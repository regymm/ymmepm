==> flow/design.v <==
`timescale 1ns / 1ps
module baud_rate_gen
	#(
		parameter CLOCK_FREQ = 0,
		parameter BAUD_RATE = 0,
		parameter SAMPLE_MULTIPLIER = 0
	)
    (
        input wire clk,
        output wire rxclk_en,
        output wire txclk_en
    );
    parameter RX_ACC_MAX = CLOCK_FREQ / (BAUD_RATE * SAMPLE_MULTIPLIER);
    parameter TX_ACC_MAX = CLOCK_FREQ / BAUD_RATE;
    parameter RX_ACC_WIDTH = 16;
    parameter TX_ACC_WIDTH = 16;
    reg [RX_ACC_WIDTH - 1:0] rx_acc = 0;
    reg [TX_ACC_WIDTH - 1:0] tx_acc = 0;
    assign rxclk_en = (rx_acc == 0);
    assign txclk_en = (tx_acc == 0);
    always @(posedge clk) begin
        if (rx_acc == RX_ACC_MAX[RX_ACC_WIDTH - 1:0])
            rx_acc <= 0;
        else
            rx_acc <= rx_acc + 1;
    end
    always @(posedge clk) begin
        if (tx_acc == TX_ACC_MAX[TX_ACC_WIDTH - 1:0])
            tx_acc <= 0;
        else
            tx_acc <= tx_acc + 1;
    end
endmodule
`timescale 1ns / 1ps
module uart_keyboard
(
	input clk,
	output [4:0]x,
	input [14:0]y,
	output xa,
	input [10:0]ya,
	output led0,
	output led1,
	output tx
);
	wire kpress_raw;
	wire [13:0]kcodebase;
	keyscan keyscan_inst (
		.clk(clk),
		.x(x),
		.y(y),
		.xa(xa),
		.ya(ya),
		.nopress(led0),
		.dbg(led1),
		.kpress(kpress_raw),
		.kcodebase(kcodebase)
	);
	wire [7:0]kcode_raw;
	keydecode keydecode_inst(
		.kcodebase(kcodebase),
		.kcodereal(kcode_raw)
	);
	wire kpress;
	wire [7:0]kcode;
	keycodedebounce keycodedebounce_inst (
		.clk(clk),
		.kpressi(kpress_raw),
		.kcodei(kcode_raw),
		.kpresso(kpress),
		.kcodeo(kcode)
	);
	wire usend;
	wire [7:0]ucode;
	keycode2uart keycode2uart_inst(
		.clk(clk),
		.kpress(kpress),
		.kcode(kcode),
		.usend(usend),
		.ucode(ucode)
	);
	wire txclk_en;
	wire rxclk_en;
	baud_rate_gen #(
		.CLOCK_FREQ(30000000),
		.BAUD_RATE(19200),
		.SAMPLE_MULTIPLIER(8)
	) baud_rate_gen_inst(
		.clk(clk),
		.txclk_en(txclk_en),
		.rxclk_en(rxclk_en)
	);
	uarttx uarttx_inst(
		.clk(clk),
		.clken(txclk_en),
		.send(usend),
		.ucode(ucode),
		.tx(tx)
	);
endmodule
module keyscan
(
	input clk,
	(* mark_debug = "true" *)output [4:0]x,
	(* mark_debug = "true" *)input [14:0]y,
	output xa,
	input [10:0]ya,
	output nopress,
	output dbg,
	(* mark_debug = "true" *)output kpress,
	(* mark_debug = "true" *)output reg [13:0]kcodebase
);
	reg [4:0]sftreg = 5'b01111;
	reg [4:0]sftreg_npress = 5'b11111;
	assign x = sftreg;
	assign nopress = &y_r2[14:0];
	reg [4:0]x_r1;
	reg [4:0]x_r2;
	reg [14:0]y_r1;
	reg [14:0]y_r2;
	always @ (posedge clk) begin
			sftreg <= {sftreg[3:0], sftreg[4]};
			sftreg_npress <= {sftreg_npress[3:0], nopress};
		x_r1 <= sftreg;
		x_r2 <= x_r1;
		y_r1 <= y;
		y_r2 <= y_r1;
	end
	assign dbg = y_r2[9];
	assign xa = 0;
	wire m_nopress = &ya;
	assign kpress = !(&sftreg_npress) | (0 & !m_nopress);
	wire [2:0]kcodebase_x =
		x_r2[0] == 0 ? 3'b001 :
		x_r2[1] == 0 ? 3'b010 : 
		x_r2[2] == 0 ? 3'b011 : 
		x_r2[3] == 0 ? 3'b100 : 
		x_r2[4] == 0 ? 3'b101 : 3'b000;
	wire [3:0]kcodebase_y = 
		y_r2[0] == 0 ? 4'b0000 : 
		y_r2[1] == 0 ? 4'b0001 :
		y_r2[2] == 0 ? 4'b0010 :
		y_r2[3] == 0 ? 4'b0011 :
		y_r2[4] == 0 ? 4'b0100 :
		y_r2[5] == 0 ? 4'b0101 :
		y_r2[6] == 0 ? 4'b0110 :
		y_r2[7] == 0 ? 4'b0111 :
		y_r2[8] == 0 ? 4'b1000 :
		y_r2[9] == 0 ? 4'b1001 :
		y_r2[10] == 0 ? 4'b1010 :
		y_r2[11] == 0 ? 4'b1011 :
		y_r2[12] == 0 ? 4'b1100 :
		y_r2[13] == 0 ? 4'b1101 : 4'b1111;
	always @ (posedge clk) begin
		if (!nopress) kcodebase <= {3'b0, 
		!ya[10], !ya[8], !ya[1], !ya[0], 
		kcodebase_y, kcodebase_x};
	end
endmodule
module keydecode
(
	input [13:0]kcodebase,
	(* mark_debug = "true" *)output reg [7:0]kcodereal
);
	wire [2:0]x = kcodebase[2:0];
	wire [3:0]y = kcodebase[6:3];
	wire shift = kcodebase[7] | kcodebase[9];
	wire ctrl = kcodebase[8] | kcodebase[10];
	reg [7:0]kcr_1;
	always @ (*) begin
		kcr_1 = 8'h00;
		case (x) 
			3'b001: begin
				case (y)
					4'b0001: kcr_1 = 8'h31;  
					4'b0010: kcr_1 = 8'h32;  
					4'b0011: kcr_1 = 8'h33;  
					4'b0100: kcr_1 = 8'h34;  
					4'b0101: kcr_1 = 8'h35;  
					4'b0110: kcr_1 = 8'h36;  
					4'b0111: kcr_1 = 8'h37;  
					4'b1000: kcr_1 = 8'h38;  
					4'b1001: kcr_1 = 8'h39;  
					4'b1010: kcr_1 = 8'h30;  
					4'b1011: kcr_1 = 8'h2D;  
					4'b1100: kcr_1 = 8'h3D;  
					4'b1101: kcr_1 = 8'h08;  
				endcase
			end
			3'b010: begin
				case (y)
					4'b0000: kcr_1 = 8'h60;  
					4'b0001: kcr_1 = 8'h71;  
					4'b0010: kcr_1 = 8'h77;  
					4'b0011: kcr_1 = 8'h65;  
					4'b0100: kcr_1 = 8'h72;  
					4'b0101: kcr_1 = 8'h74;  
					4'b0110: kcr_1 = 8'h79;  
					4'b0111: kcr_1 = 8'h75;  
					4'b1000: kcr_1 = 8'h69;  
					4'b1001: kcr_1 = 8'h6F;  
					4'b1010: kcr_1 = 8'h70;  
					4'b1011: kcr_1 = 8'h5B;  
					4'b1100: kcr_1 = 8'h5D;  
					4'b1101: kcr_1 = 8'h5C;  
				endcase
			end
			3'b011: begin
				case (y)
					4'b0000: kcr_1 = 8'h09;  
					4'b0001: kcr_1 = 8'h61;  
					4'b0010: kcr_1 = 8'h73;  
					4'b0011: kcr_1 = 8'h64;  
					4'b0100: kcr_1 = 8'h66;  
					4'b0101: kcr_1 = 8'h67;  
					4'b0110: kcr_1 = 8'h68;  
					4'b0111: kcr_1 = 8'h6A;  
					4'b1000: kcr_1 = 8'h6B;  
					4'b1001: kcr_1 = 8'h6C;  
					4'b1010: kcr_1 = 8'h3B;  
					4'b1011: kcr_1 = 8'h27;  
					4'b1100: kcr_1 = 8'h0D;  
				endcase
			end
			3'b100: begin
				case (y)
					4'b0000: kcr_1 = 8'h1B;  
					4'b0001: kcr_1 = 8'h7A;  
					4'b0010: kcr_1 = 8'h78;  
					4'b0011: kcr_1 = 8'h63;  
					4'b0100: kcr_1 = 8'h76;  
					4'b0101: kcr_1 = 8'h62;  
					4'b0110: kcr_1 = 8'h6E;  
					4'b0111: kcr_1 = 8'h6D;  
					4'b1000: kcr_1 = 8'h2C;  
					4'b1001: kcr_1 = 8'h2E;  
					4'b1010: kcr_1 = 8'h2F;  
				endcase
			end
			3'b101: begin
				case (y)
					4'b0100: kcr_1 = 8'h20;  
				endcase
			end
		endcase
	end
	always @ (*) begin
		kcodereal = kcr_1;
		if (ctrl) kcodereal = {3'b0, kcr_1[4:0]};
		else if (shift) begin
			if (kcr_1 >= 8'h61 & kcr_1 <= 8'h7D) kcodereal = kcr_1 - 8'h20;
			else if (kcr_1 == 8'h31) kcodereal = 8'h21;
			else if (kcr_1 == 8'h32) kcodereal = 8'h40;
			else if (kcr_1 == 8'h33) kcodereal = 8'h23;
			else if (kcr_1 == 8'h34) kcodereal = 8'h24;
			else if (kcr_1 == 8'h35) kcodereal = 8'h25;
			else if (kcr_1 == 8'h36) kcodereal = 8'h5E;
			else if (kcr_1 == 8'h37) kcodereal = 8'h26;
			else if (kcr_1 == 8'h38) kcodereal = 8'h2A;
			else if (kcr_1 == 8'h39) kcodereal = 8'h28;
			else if (kcr_1 == 8'h30) kcodereal = 8'h29;
			else if (kcr_1 == 8'h2D) kcodereal = 8'h5F;
			else if (kcr_1 == 8'h3D) kcodereal = 8'h2B;
			else if (kcr_1 == 8'h5B) kcodereal = 8'h7B;
			else if (kcr_1 == 8'h5D) kcodereal = 8'h7D;
			else if (kcr_1 == 8'h5C) kcodereal = 8'h7C;
			else if (kcr_1 == 8'h60) kcodereal = 8'h7E;
			else if (kcr_1 == 8'h3B) kcodereal = 8'h3A;
			else if (kcr_1 == 8'h27) kcodereal = 8'h22;
			else if (kcr_1 == 8'h2C) kcodereal = 8'h3C;
			else if (kcr_1 == 8'h2E) kcodereal = 8'h3E;
			else if (kcr_1 == 8'h2F) kcodereal = 8'h3F;
		end
	end
endmodule
module debounce
#(
	parameter N = 1,
	parameter CNT_UP = 20,
	parameter CNT_DOWN = 20,
	parameter INIT = 0
)
(
	input clk,
	input [N-1:0]i,
	output reg [N-1:0]o = INIT
);
	reg [N-1:0]sync_0 = 0;
	reg [N-1:0]sync_1 = 0;
    always @(posedge clk) sync_0 <= i;
    always @(posedge clk) sync_1 <= sync_0;
	reg [15:0]cnt = 0;
	wire idle = (o == sync_1);
	always @(posedge clk) begin
		if (idle) cnt <= 0;
		else begin
			cnt <= cnt + 1;
			if (N == 1) begin
				if (o == 0) begin if (cnt == CNT_UP) o <= sync_1; end
				else if (cnt == CNT_DOWN) o <= sync_1;
			end else begin
				if (cnt == CNT_UP) o <= sync_1;
			end
		end
	end
endmodule
module keycodedebounce
(
	input clk,
	input kpressi,
	input [7:0]kcodei,
	(* mark_debug = "true" *)output kpresso,
	(* mark_debug = "true" *)output [7:0]kcodeo
);
	debounce #(
		.N(1),
		.CNT_UP(2000),
		.CNT_DOWN(0),
		.INIT(0)
	) debounce_1 (
		.clk(clk),
		.i(kpressi),
		.o(kpresso)
	);
	debounce #(
		.N(8),
		.CNT_UP(400)
	) debounce_2 (
		.clk(clk),
		.i(kcodei),
		.o(kcodeo)
	);
endmodule
module keycode2uart
(
	input clk,
	input kpress,
	input [7:0]kcode,
	(* mark_debug = "true" *)output usend,
	(* mark_debug = "true" *)output [7:0]ucode
);
	assign ucode = kcode;
	reg kpress_old;
	always @ (posedge clk) begin
		kpress_old <= kpress;
	end
	reg [15:0]cnth;  
	reg [15:0]cntl;
	wire cntlovfl = (cntl == 16'hffff);
	always @ (posedge clk) begin
		if (kpress_old) begin
			cntl <= cntl + 1;
			if (cntlovfl) cnth <= cnth + 1;
		end else begin
			cntl <= 0;
			cnth <= 0;
		end
	end
	assign usend = (kpress & cnth == 16'h18 & cntlovfl) | 
		(cnth > 16'h100 & cnth[4:0] == 5'b11111 & cntlovfl);
endmodule
module uarttx
(
	input clk,
	input clken,
	input send,
	input [7:0]ucode,
	(* mark_debug = "true" *)output reg tx
);
    localparam IDLE = 2'b00;
    localparam START = 2'b01;
    localparam DATA = 2'b10;
    localparam STOP = 2'b11;
    reg [1:0]state_tx = IDLE;
    reg [7:0]data_tx = 8'h00;
    reg [2:0]bitpos_tx = 3'b0;
	always @ (posedge clk) begin
		case (state_tx)
			IDLE: if (send) begin
				data_tx <= ucode;
				state_tx <= START;
				bitpos_tx <= 3'b0;
			end
			START: if (clken) begin
				tx <= 1'b0;
				state_tx <= DATA;
			end
			DATA: if (clken) begin
				if (bitpos_tx == 3'h7) state_tx <= STOP;
				else bitpos_tx <= bitpos_tx + 1;
				tx <= data_tx[bitpos_tx];
			end
			STOP: if (clken) begin
				tx <= 1'b1;
				state_tx <= IDLE;
			end
		endcase
	end
endmodule
# ---- From RTL to reports: uart_keyboard
# What the tools print for uart_keyboard, step after step.
# Lines are those of the file above, counted from 1.
# Operators carry their Yosys type and port widths (W data, S select, Z words).
# Not given: -
dict set report design {
  top {uart_keyboard}
  clock {clk}
  cell_library {sky130hd}
  pvt_corner {tt_025C_1v80}
}

# ---- After elaboration
# Source: Yosys, flattened and elaborated, memories not mapped. Widths are those after wreduce. Registers that Yosys merges into a memory's read port (data or address) are not register bits. Print and check cells do not count.
# Yosys's memory passes give these memory sizes; they may raise the number of words (mostly to a power of two), join words into wider ones and drop unused or constant bits.
dict set report op_classes {
  mux 60
  eq_ne 45
  n_logic 9
  reduce_logical 22
  n_addsub 7
  shift 1
  compare 3
}
# op count
set ops {}
lappend ops {{$mux W8} 23}
lappend ops {{$eq A8 B6 Y1 const B} 17}
lappend ops {{$add A16 B1 Y16 const B} 5}
lappend ops {{$pmux W8 S5} 1}
lappend ops {{$eq A16 B11 Y1 const B} 2}
lappend ops {{$logic_not A16 Y1} 2}
lappend ops {{$eq A8 B7 Y1 const B} 4}
lappend ops {{$mux W3} 9}
lappend ops {{$mux W2} 10}
lappend ops {{$mux W4} 5}
lappend ops {{$eq A16 B16 Y1 const B} 1}
lappend ops {{$eq A16 B5 Y1 const B} 1}
lappend ops {{$gt A16 B9 Y1 const B} 1}
lappend ops {{$eq A16 B9 Y1 const B} 1}
lappend ops {{$reduce_and A15 Y1} 1}
lappend ops {{$reduce_and A4 Y1} 3}
lappend ops {{$ne A2 B2 Y1 const B} 5}
lappend ops {{$eq A3 B3 Y1 const B} 3}
lappend ops {{$shiftx A8 B3 Y1} 1}
lappend ops {{$sub A8 B6 Y8 const B} 1}
lappend ops {{$ge A8 B7 Y1 const B} 1}
lappend ops {{$le A8 B7 Y1 const B} 1}
lappend ops {{$eq A8 B8 Y1} 1}
lappend ops {{$reduce_and A8 Y1} 1}
lappend ops {{$pmux W2 S4} 1}
lappend ops {{$mux W1} 7}
lappend ops {{$reduce_and A2 Y1} 3}
lappend ops {{$eq A3 B2 Y1 const B} 2}
# Other operator kinds: 23; their cells: 34.
dict set report word_totals {
  out_inout_bits 9
  n_memories 4
  regBits 183
  rom_bits 432
}
# memory size width rd wr line
set memory_table {}
lappend memory_table {{(name not given)} 16 7 1 0 191} ;# case (y)
lappend memory_table {{(name not given)} 16 7 1 0 209} ;# case (y)
lappend memory_table {{(name not given)} 16 7 1 0 226} ;# case (y)
lappend memory_table {{(name not given)} 16 6 1 0 174} ;# case (y)

# ---- Longest topological paths
# Depth = most cells in a row (Yosys ltp): at word level without a register or memory, in the mapped netlist without a sequential cell, where the memories' decode and read muxes count.
dict set report logic_depth {
  depth_word 28
  abc_area 0
  ltp_mapped 12
  depth_no_buf 11
}

# ---- Netlist
# The flow's flattened synthesis, as Yosys stat reports it; memories are mapped. The netlist is that of the ABC_AREA named above (0 if unset); the other value can give another one.
# The area totals of this step are shown rounded.
# cell count type_area_um2
set by_type {}
lappend by_type {sky130_fd_sc_hd__dfxtp_1 149 2.98E+03}
lappend by_type {sky130_fd_sc_hd__edfxtp_1 34 1.02E+03}
lappend by_type {sky130_fd_sc_hd__xnor2_1 43 376.611}
lappend by_type {sky130_fd_sc_hd__ha_1 28 350.336}
lappend by_type {sky130_fd_sc_hd__nor2_1 69 258.998}
lappend by_type {sky130_fd_sc_hd__xor2_1 26 227.718}
lappend by_type {sky130_fd_sc_hd__nand3_1 42 210.202}
lappend by_type {sky130_fd_sc_hd__and2_1 32 200.192}
lappend by_type {sky130_fd_sc_hd__nand2_1 45 168.912}
lappend by_type {sky130_fd_sc_hd__inv_1 37 138.883}
lappend by_type {sky130_fd_sc_hd__o21ai_0 25 125.12}
lappend by_type {sky130_fd_sc_hd__and3_1 19 118.864}
lappend by_type {sky130_fd_sc_hd__a21oi_1 21 105.101}
lappend by_type {sky130_fd_sc_hd__nand4_1 16 100.096}
lappend by_type {sky130_fd_sc_hd__nor2b_1 14 87.584}
lappend by_type {sky130_fd_sc_hd__nor3_1 16 80.077}
lappend by_type {sky130_fd_sc_hd__nor4_1 12 75.072}
lappend by_type {sky130_fd_sc_hd__or3_1 11 68.816}
# Other cell types: 56; their cells: 138.
dict set report synth_totals {
  cells 777
  ff_cells 183
  sequential_area_um2 4000
  buffers 23
  synth_area_um2 7800
}
# The figures by module come from a second, unflattened synthesis with its own total; it is not the netlist above.
dict set report unflattened {
  cells_unflattened 894
  area_unflattened_um2 8730
}
# Each row is one instance without its submodules.
# mod cells n_inst mod_area_um2
set modules {}
lappend modules {keycode2uart 186 1 1640}
lappend modules {keyscan 106 1 1560}
lappend modules {debounce 118 1 1360}
lappend modules {baud_rate_gen 147 1 1360}
lappend modules {keydecode 198 1 1260}
lappend modules {debounce 93 1 863}
lappend modules {uarttx 46 1 683}
lappend modules {keycodedebounce 0 1 0.0}
lappend modules {uart_keyboard 0 1 0.0}

# ---- Worst setup path after synthesis
# Source: OpenSTA report_checks on the synthesized netlist (no wires, ideal clock, input and output delay 20% of the period each), path of least setup slack; recovery checks are left aside. Register names are those of the netlist, which keeps one name where synthesis merged equal registers.
dict set report synth_timing {
  kind {reg-to-reg}
  start {register keyscan_inst.kcodebase[4]}
  end {register keycodedebounce_inst.debounce_2.sync_0[0]}
  path_delay_ns 3.344
  required_time_ns 3.893
  tclk_ns 3.98
  driving_pins 13
  setup_slack_ns 0.636
  arrival_time_ns 3.257
  n_path_buf 2
  period_less_setup_slack_ns 3.344
}
# "path_delay_ns" is the arrival time less input delay plus setup time.
# "driving_pins": output pins that drive a net of the path, with the launching flip-flop's if there is one; two outputs of one cell count as two.
# "period_less_setup_slack_ns" is the clock period less the worst setup slack; recovery checks do not enter. This is arithmetic on one report: input and output delays are still those of the set period (20% each).
# The rows between start and end are the longest chain of elaborated cells between them; the timing report does not say that the signal goes this way. Where chains are equally long, one stands for them.
# Each line given opens the expression or statement behind the cell; cells for indexed reads and writes are added by Yosys, which also makes memories of some case tables.
dict set report synth_via {
  cell_sequence {sky130_fd_sc_hd__edfxtp_1 -> sky130_fd_sc_hd__buf_2 -> sky130_fd_sc_hd__inv_1 -> sky130_fd_sc_hd__ha_1 -> sky130_fd_sc_hd__nor2b_4 -> sky130_fd_sc_hd__a211oi_1 -> sky130_fd_sc_hd__a211oi_1 -> sky130_fd_sc_hd__or4_1 -> sky130_fd_sc_hd__buf_6 -> sky130_fd_sc_hd__or4_4 -> sky130_fd_sc_hd__o21ba_4 -> sky130_fd_sc_hd__or2_4 -> sky130_fd_sc_hd__o31ai_1}
  elab_chain_cells 28
}
# element line
set synth_rtl {}
lappend synth_rtl {{start: declaration} 111} ;# (* mark_debug = "true" *)output reg [13:0]kcodebase
lappend synth_rtl {{start: assignment} 155} ;# if (!nopress) kcodebase <= {3'b0,
lappend synth_rtl {{$eq A4 B3 Y1} 241} ;# case (y)
lappend synth_rtl {{$mux W6} 241}
lappend synth_rtl {{$pmux W8 S5} 172} ;# case (x)
lappend synth_rtl {{$eq A8 B6 Y1} 272} ;# else if (kcr_1 == 8'h2F) kcodereal = 8'h3F;
lappend synth_rtl {{$mux W8} 272}
lappend synth_rtl {{$mux W8} 271} ;# else if (kcr_1 == 8'h2E) kcodereal = 8'h3E;
lappend synth_rtl {{$mux W8} 270} ;# else if (kcr_1 == 8'h2C) kcodereal = 8'h3C;
lappend synth_rtl {{[... 14 more ...]} -}
lappend synth_rtl {{$mux W8} 255} ;# else if (kcr_1 == 8'h34) kcodereal = 8'h24;
lappend synth_rtl {{$mux W8} 254} ;# else if (kcr_1 == 8'h33) kcodereal = 8'h23;
lappend synth_rtl {{$mux W8} 253} ;# else if (kcr_1 == 8'h32) kcodereal = 8'h40;
lappend synth_rtl {{$mux W8} 252} ;# else if (kcr_1 == 8'h31) kcodereal = 8'h21;
lappend synth_rtl {{$mux W8} 251} ;# if (kcr_1 >= 8'h61 & kcr_1 <= 8'h7D) kcodereal = kcr_1 - 8'h20;
lappend synth_rtl {{$mux W8} 250} ;# else if (shift) begin
lappend synth_rtl {{$mux W5} 249} ;# if (ctrl) kcodereal = {3'b0, kcr_1[4:0]};
lappend synth_rtl {{end: assignment} 290} ;# always @(posedge clk) sync_0 <= i;
lappend synth_rtl {{end: declaration} 288} ;# reg [N-1:0]sync_0 = 0;

# ---- Timing after layout
# From the final timing report of entry A: the path of least setup slack in the routed layout; clock arrival at registers is part of the times.
dict set report layout_timing {
  kind {reg-to-reg}
  start {register keyscan_inst.kcodebase[4]}
  end {register keycodedebounce_inst.debounce_2.sync_0[0]}
  setup_slack_ns -0.65
  n_path_buf 0
  arrival_time_ns 3.23
  driving_pins 10
  tclk_ns 2.25
  required_time_ns 2.58
}
# The rows between start and end are the longest chain of elaborated cells between them; the timing report does not say that the signal goes this way. Where chains are equally long, one stands for them.
dict set report layout_via {
  cell_sequence {sky130_fd_sc_hd__edfxtp_1 -> sky130_fd_sc_hd__ha_1 -> sky130_fd_sc_hd__nor2_1 -> sky130_fd_sc_hd__nor2_4 -> sky130_fd_sc_hd__a211oi_2 -> sky130_fd_sc_hd__or4_4 -> sky130_fd_sc_hd__or4_4 -> sky130_fd_sc_hd__o21ba_4 -> sky130_fd_sc_hd__or2_4 -> sky130_fd_sc_hd__o31ai_1}
  elab_chain_cells 28
}
# element line
set layout_rtl {}
lappend layout_rtl {{start: declaration} 111} ;# (* mark_debug = "true" *)output reg [13:0]kcodebase
lappend layout_rtl {{start: assignment} 155} ;# if (!nopress) kcodebase <= {3'b0,
lappend layout_rtl {{$eq A4 B3 Y1} 241} ;# case (y)
lappend layout_rtl {{$mux W6} 241}
lappend layout_rtl {{$pmux W8 S5} 172} ;# case (x)
lappend layout_rtl {{$eq A8 B6 Y1} 272} ;# else if (kcr_1 == 8'h2F) kcodereal = 8'h3F;
lappend layout_rtl {{$mux W8} 272}
lappend layout_rtl {{$mux W8} 271} ;# else if (kcr_1 == 8'h2E) kcodereal = 8'h3E;
lappend layout_rtl {{$mux W8} 270} ;# else if (kcr_1 == 8'h2C) kcodereal = 8'h3C;
lappend layout_rtl {{[... 14 more ...]} -}
lappend layout_rtl {{$mux W8} 255} ;# else if (kcr_1 == 8'h34) kcodereal = 8'h24;
lappend layout_rtl {{$mux W8} 254} ;# else if (kcr_1 == 8'h33) kcodereal = 8'h23;
lappend layout_rtl {{$mux W8} 253} ;# else if (kcr_1 == 8'h32) kcodereal = 8'h40;
lappend layout_rtl {{$mux W8} 252} ;# else if (kcr_1 == 8'h31) kcodereal = 8'h21;
lappend layout_rtl {{$mux W8} 251} ;# if (kcr_1 >= 8'h61 & kcr_1 <= 8'h7D) kcodereal = kcr_1 - 8'h20;
lappend layout_rtl {{$mux W8} 250} ;# else if (shift) begin
lappend layout_rtl {{$mux W5} 249} ;# if (ctrl) kcodereal = {3'b0, kcr_1[4:0]};
lappend layout_rtl {{end: assignment} 290} ;# always @(posedge clk) sync_0 <= i;
lappend layout_rtl {{end: declaration} 288} ;# reg [N-1:0]sync_0 = 0;

# Record of 2 stored runs of the RTL-to-layout flow on uart_keyboard, platform sky130hd. The runs are unordered. Constraints: input delay and output delay 20% of the set period each, output load 0.01 pF.
# "worst_path_time_ns": the worst setup path's part of the clock period (all of it between registers, 20% less for each end at a port) less its slack. A launch clock that arrives late makes it longer, a capture clock that arrives late makes it shorter.
# "power_mw" rests on the timing tool's default activity at the inputs, not on a simulated workload.
# The results are shown rounded.
run="entry A" settings period_ns=2.25 CORE_UTILIZATION=39 SETUP_SLACK_MARGIN=0.42 PLACE_DENSITY_LB_ADDON=0.2 CORE_ASPECT_RATIO=1.51 CORE_MARGIN=10 CELL_PAD_IN_SITES_DETAIL_PLACEMENT=0 GPL_TIMING_DRIVEN=1 MAX_ROUTING_LAYER="met5" CAP_MARGIN=20 SLEW_MARGIN=20
run="entry A" results synth_area_um2=7800 timing.setup.tns_ns=-4.86 worst_setup_slack_ns=-0.648 timing.hold.ws_ns=0.318 worst_path_time_ns=2.90 critical_path_kind="reg-to-reg" power_mw=6.49 final_cell_area_um2=10100 die_footprint_um2=26200
run="entry B" settings period_ns=2.44 CORE_UTILIZATION=24 CTS_CLUSTER_SIZE=18 CAP_MARGIN=20 CORE_MARGIN=2 SLEW_MARGIN=20
run="entry B" results synth_area_um2=7800 timing.setup.tns_ns=-3.37 worst_setup_slack_ns=-0.483 timing.hold.ws_ns=0.322 worst_path_time_ns=2.92 critical_path_kind="reg-to-reg" power_mw=6.23 final_cell_area_um2=9810 die_footprint_um2=34000
